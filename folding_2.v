==> flow/design.v <==
`timescale 1ns / 1ps
`timescale 1ns / 1ps
module folding_2(Xn,Yn,a,b,clk,switch,rst);
parameter n=16;
input [n-1:0]Xn,a,b;
input clk,switch,rst;
output reg [n-1:0]Yn;
wire signed [n-1:0]w[1:15];
mult_16X16 M(w[14],w[9],w[10]);       
ripplemod add( w[1],w[15], 0, w[2], );  
mux u1(w[12],Xn,w[1],switch);
mux u2(w[13],w[3],w[15],switch);
mux u3(w[5],w[8],w[9],switch);
mux u4(a,b,w[14],switch);
delay d1(w[2],w[3],clk,rst);
delay d2(w[3],w[4],clk,rst);
delay d3(w[4],w[5],clk,rst);
delay d4(w[5],w[6],clk,rst);
delay d5(w[6],w[7],clk,rst);
delay d6(w[7],w[8],clk,rst);
delay d7(w[10],w[11],clk,rst);
delay d8(w[11],w[12],clk,rst); 
delay d9(w[12],w[13],clk,rst);
always@(posedge clk)
if(switch==0)
 Yn=w[3];
endmodule
module fulladd(a, b, cin, sum, cout);
input a,b,cin;
output sum,cout;
assign sum=(a^b^cin);
assign cout=((a&b)|(b&cin)|(a&cin));
endmodule
module ripplemod(a, b, cin, sum, cout);
input [15:0] a;
input [15:0] b;
input cin;
output [15:0]sum;
output cout;
wire[14:0] c;
fulladd a1(a[0],b[0],cin,sum[0],c[0]);
fulladd aa[15:2](a[14:1],b[14:1],c[13:0],sum[14:1],c[14:1]);
fulladd a16(a[15],b[15],c[14],sum[15],cout);
endmodule
module mux(i0,i1,out,s);
parameter n=16;
input [n-1:0]i0,i1;
input s;
output reg [n-1:0]out;
always@(s)
begin
	out=s?i1:i0;
end
endmodule
module delay(in,out,clk,rst);
parameter n=16;
input [n-1:0]in;
output reg [n-1:0]out;
input clk,rst;
always@(posedge clk)
begin
	out=rst?0:in;
end
endmodule
module mult_16X16(a,b,y
    );
    input [15:0] a, b;
    output  [15:0] y;
    wire    [15:0] ab0 = a & {16{b[0]}};
    wire    [15:0] ab1 = a & {16{b[1]}};
    wire    [15:0] ab2 = a & {16{b[2]}};
    wire    [15:0] ab3 = a & {16{b[3]}};
    wire    [15:0] ab4 = a & {16{b[4]}};
    wire    [15:0] ab5 = a & {16{b[5]}};
    wire    [15:0] ab6 = a & {16{b[6]}};
    wire    [15:0] ab7 = a & {16{b[7]}};
    wire    [15:0] ab8 = a & {16{b[8]}};
    wire    [15:0] ab9 = a & {16{b[9]}};
    wire    [15:0] ab10 = a & {16{b[10]}};
    wire    [15:0] ab11 = a & {16{b[11]}};
    wire    [15:0] ab12 = a & {16{b[12]}};
    wire    [15:0] ab13 = a & {16{b[13]}};
    wire    [15:0] ab14 = a & {16{b[14]}};
    wire    [15:0] ab15 = a & {16{b[15]}};
    assign y = ({16'b1, ~ab0[15], ab0[14:0]}
               +{15'b0, ~ab1[15], ab1[14:0],1'b0}
               +{14'b0, ~ab2[15], ab2[14:0],2'b0}
               +{13'b0, ~ab3[15], ab3[14:0],3'b0}
               +{12'b0, ~ab4[15], ab4[14:0],4'b0}
               +{11'b0, ~ab5[15], ab5[14:0],5'b0}
               +{10'b0, ~ab6[15], ab6[14:0],6'b0}
               +{9'b0,  ~ab7[15], ab7[14:0],7'b0}
                 +{8'b0,~ab8[15], ab8[14:0],8'b0}
                +{7'b0, ~ab9[15], ab9[14:0],9'b0}
               +{6'b0, ~ab10[15], ab10[14:0],10'b0}
               +{5'b0, ~ab11[15], ab11[14:0],11'b0}
                +{4'b0,~ab12[15], ab12[14:0],12'b0}
              + {3'b0, ~ab13[15], ab13[14:0],13'b0}
               +{2'b0, ~ab14[15], ab14[14:0],14'b0}
               + {1'b1, ab15[15],~ab15[14:0],15'b0});
endmodule
# Step by step through the tools: folding_2
# Tool output for the design above, in the order of the flow.
# Lines are those of the file above, counted from 1.
# Cell names lack the library's common part.
# Not given: --
# setup
top,folding_2
clock,clk
library,sky130hd
pvt_corner,tt_025C_1v80

# Word-level counts
# Counts by Yosys on the flattened word-level netlist (proc, flatten, opt, wreduce). Print and check cells are left out. Cells with the same type and inputs are merged into one.
# classes
add_sub_neg,15
n_mul,0
n_div,0
cmp,0
eq_ne,0
n_shift,0
n_mux,4
logic,120
n_reduce_logical,0
# op_table
op,n
16-bit adder,15
16-bit two-way mux,4
1-bit AND,44
1-bit bitwise XOR,31
1-bit bitwise OR,28
16-bit AND,1
15-bit AND,1
14-bit AND,1
13-bit AND,1
12-bit AND,1
11-bit AND,1
10-bit AND,1
9-bit AND,1
8-bit AND,1
7-bit AND,1
6-bit AND,1
5-bit AND,1
4-bit AND,1
3-bit AND,1
1-bit NOT,2
2-bit AND,1
# bits
reg_bits,160
latch_bits,0
ramBits,0
rom_bits,0
clocked_rd_ports_x_width,0
mem_count,0
input_bits,51
elab_cells,149

# Logic depth
# Longest topological path by Yosys (ltp), each cell counted once; first at word level (registers and memories cut), then after technology mapping (sequential cells cut; the memories' decode and read muxes count).
# depth
word_depth,45
ABC_AREA,0
ltp_mapped,25
depth_no_buf,21

# Netlist
# Yosys stat after the flow's synthesis: flattened, memories mapped to cells. It holds for the ABC_AREA given above (unset counts as 0); a run with the other value may have another netlist.
# The area totals of this step are shown rounded.
# synth_totals
mapped_cells,819
synth_area_um2,8970
ffs,160
buffers,31
# types
type,n,area_total_um2
dfxtp_1,144,2.88E+03
fa_1,98,1.96E+03
nor2b_1,143,894.608
mux2_2,50,563.04
ha_1,41,512.992
edfxtp_1,16,480.461
inv_1,70,262.752
nand2_1,68,255.245
xnor2_1,26,227.718
nor2_1,59,221.462
mux2i_1,18,180.173
clkbuf_1,21,78.826
xor2_1,8,70.067
a21oi_1,9,45.043
xnor3_1,2,45.043
a32oi_1,5,43.792
nand2b_1,6,37.536
o21ai_0,7,35.034
# Other cell types: 13; their cells: 28.
# The figures by module come from a second, unflattened synthesis with its own total; it is not the netlist above.
# hier_totals
cells_unflattened,811
hier_area_um2,9640
# Rows give one instance, submodules left out.
# by_module
module,instances,cells,area_um2
delay,9,33,464
mult_16X16,1,408,3660
mux,4,18,249
folding_2,1,18,488
fulladd,16,1,20.0
ripplemod,1,0,0.0

# Path before layout
# Source: OpenSTA report_checks on the synthesized netlist (no wires, ideal clock, input and output delay 20% of the period each), path of least setup slack; recovery checks are left aside. Register names are those of the netlist, which keeps one name where synthesis merged equal registers.
# synth_path
path_kind,in2reg
start,input port switch
end,register d1.out[15]
period_ns,20.8
input_delay_ns,4.160
setup_ns,0.128
arrival_ns,11.318
t_required_ns,20.672
setup_slack_ns,9.355
delay_ns,7.286
path_stages,23
n_path_buf,5
synth_period_reached_ns,11.445
# "delay_ns" = arrival - input delay + setup time.
# "path_stages": output pins that drive a net of the path, with the launching flip-flop's if there is one; two outputs of one cell count as two.
# "synth_period_reached_ns" is the clock period less the worst setup slack; recovery checks do not enter. This is arithmetic on one report: input and output delays are still those of the set period (20% each).
# Between the ends stands the longest chain of elaborated cells between them, by number of cells; it is not shown to be the way that was timed. Of several equally long chains one is given.
# A line is the first line of the expression or statement that the cell stems from. Yosys adds cells for indexed reads and writes and turns some case tables into memories.
# synth_between
path_cell_list,buf_6 > buf_2 > buf_2 > buf_1 > buf_2 > mux2_2 > ha_1 > fa_1 > fa_1 > fa_1 > fa_1 > fa_1 > fa_1 > fa_1 > fa_1 > fa_1 > fa_1 > fa_1 > fa_1 > fa_1 > fa_1 > xnor2_1 > nor2_1
elab_chain_cells,45
# synth_rtl
item,line,source
start: declaration,6,"input clk,switch,rst;"
16-bit two-way mux,52,out=s?i1:i0;
1-bit AND x2,32,assign cout=((a&b)|(b&cin)|(a&cin));
1-bit bitwise OR x2,32,
1-bit AND,32,
1-bit bitwise OR x2,32,
1-bit AND,32,
1-bit bitwise OR x2,32,
[... 24 more ...],--,
1-bit AND,32,
1-bit bitwise OR x2,32,
1-bit AND,32,
1-bit bitwise OR x2,32,
1-bit AND,32,
1-bit bitwise OR x2,32,
1-bit bitwise XOR,31,assign sum=(a^b^cin);
end: assignment,62,out=rst?0:in;
end: declaration,58,output reg [n-1:0]out;

# Timing after layout
# Path of least setup slack in the final report of job 1 (OpenROAD, finished layout, wires in). Where an end is a register, its clock arrival counts in the times.
# layout_path
path_kind,in2reg
start,input port switch
end,register d1.out[14]
period_ns,9.64
input_delay_ns,1.93
setup_ns,0.06
arrival_ns,7.87
t_required_ns,9.99
setup_slack_ns,2.12
path_stages,18
n_path_buf,1
# Between the ends stands the longest chain of elaborated cells between them, by number of cells; it is not shown to be the way that was timed. Of several equally long chains one is given.
# layout_between
path_cell_list,buf_12 > mux2_4 > ha_4 > fa_2 > fa_2 > fa_2 > fa_2 > fa_2 > fa_2 > fa_2 > fa_2 > fa_2 > fa_2 > fa_2 > fa_2 > fa_2 > fa_2 > nor2b_4
elab_chain_cells,42
# layout_rtl
item,line,source
start: declaration,6,"input clk,switch,rst;"
16-bit two-way mux,52,out=s?i1:i0;
1-bit AND x2,32,assign cout=((a&b)|(b&cin)|(a&cin));
1-bit bitwise OR x2,32,
1-bit AND,32,
1-bit bitwise OR x2,32,
1-bit AND,32,
1-bit bitwise OR x2,32,
[... 21 more ...],--,
1-bit AND,32,
1-bit bitwise OR x2,32,
1-bit AND,32,
1-bit bitwise OR x2,32,
1-bit AND,32,
1-bit bitwise OR x2,32,
1-bit bitwise XOR,31,assign sum=(a^b^cin);
end: assignment,62,out=rst?0:in;
end: declaration,58,output reg [n-1:0]out;
# Nets of the timed path that keep an RTL name, with a line that drives or declares them; the list need not be complete.
# layout_named_nets
net,line
add.aa[15].sum,31

Design folding_2 on sky130hd. What follows are 2 stored runs of the flow, each under its own settings; their order means nothing. The constraints put input and output delay at 20% of the set period each and load the outputs with 0.01 pF.
"clock_period_reached_ns" is the run's clock period less its worst setup slack. It is reckoned from that one timing run; input and output delays stay at 20% of the period that was set.
By "timing.worst_path_ns" is meant the share of the clock period that the worst setup path is allowed (20% is reserved at inputs, 20% at outputs), minus its slack. Clock arrival times at its registers enter into it.
"power_mw" rests on the timing tool's default activity at the inputs, not on a simulated workload.
Values from the reports are rounded here.

Job 1, flow files:
==> flow/run.sh <==
#!/bin/bash
# the make line also repeats the synthesis and layout settings of config.mk as NAME=value (left out here)
make -C /OpenROAD-flow-scripts/flow DESIGN_CONFIG=/design/flow/config.mk WORK_HOME=/design/flow/orfs CLKGATE_MAP_FILE= finish
==> flow/config.mk <==
export PLATFORM = sky130hd
export DESIGN_NAME = folding_2
export DESIGN_NICKNAME = folding_2
export VERILOG_FILES = /design/flow/design.v
export SDC_FILE = /design/flow/constraint.sdc
export NUM_CORES = 4
export LEC_CHECK = 0
export CAP_MARGIN = 20
export CORE_MARGIN = 7
export CORE_UTILIZATION = 17
export CTS_CLUSTER_DIAMETER = 139
export CTS_CLUSTER_SIZE = 62
export GPL_ROUTABILITY_DRIVEN = 0
export SETUP_SLACK_MARGIN = 1.99
export SLEW_MARGIN = 25
==> flow/constraint.sdc <==
create_clock -name core_clock -period 9.64 [get_ports {clk}]
set_input_delay 1.9280 -clock core_clock [delete_from_list [all_inputs] [get_ports {clk}]]
set_output_delay 1.9280 -clock core_clock [all_outputs]
set_load 0.01 [all_outputs]

==> results of job 1, as CSV <==
result,value
ys_area_um2,8970
design_die_area_um2,59400
finalCellArea_um2,11100
layout_utilization_frac,0.212
worstSetupSlack_ns,2.12
tns_setup_ns,0.000
ws_hold_ns,0.436
power_mw,1.58
clock_period_reached_ns,7.519
timing.worst_path_ns,5.59
critical_path_kind,"in2reg"

Job 2, flow files:
==> flow/run.sh <==
#!/bin/bash
# the make line also repeats the synthesis and layout settings of config.mk as NAME=value (left out here)
make -C /OpenROAD-flow-scripts/flow DESIGN_CONFIG=/design/flow/config.mk WORK_HOME=/design/flow/orfs CLKGATE_MAP_FILE= finish
==> flow/config.mk <==
export PLATFORM = sky130hd
export DESIGN_NAME = folding_2
export DESIGN_NICKNAME = folding_2
export VERILOG_FILES = /design/flow/design.v
export SDC_FILE = /design/flow/constraint.sdc
export NUM_CORES = 4
export LEC_CHECK = 0
export ABC_AREA = 1
export CAP_MARGIN = 20
export CELL_PAD_IN_SITES_GLOBAL_PLACEMENT = 1
export CORE_ASPECT_RATIO = 0.5
export CORE_MARGIN = 2
export CORE_UTILIZATION = 30
export CTS_CLUSTER_DIAMETER = 198
export CTS_CLUSTER_SIZE = 16
export HOLD_SLACK_MARGIN = 0.12
export PLACE_DENSITY_LB_ADDON = 0.28
export SLEW_MARGIN = 20
export TNS_END_PERCENT = 50
==> flow/constraint.sdc <==
create_clock -name core_clock -period 6.54 [get_ports {clk}]
set_input_delay 1.3080 -clock core_clock [delete_from_list [all_inputs] [get_ports {clk}]]
set_output_delay 1.3080 -clock core_clock [all_outputs]
set_load 0.01 [all_outputs]

==> results of job 2, as CSV <==
result,value
ys_area_um2,9350
design_die_area_um2,32700
finalCellArea_um2,11800
layout_utilization_frac,0.388
worstSetupSlack_ns,-0.100
tns_setup_ns,-0.170
ws_hold_ns,0.395
power_mw,2.44
clock_period_reached_ns,6.640
timing.worst_path_ns,5.33
critical_path_kind,"in2reg"
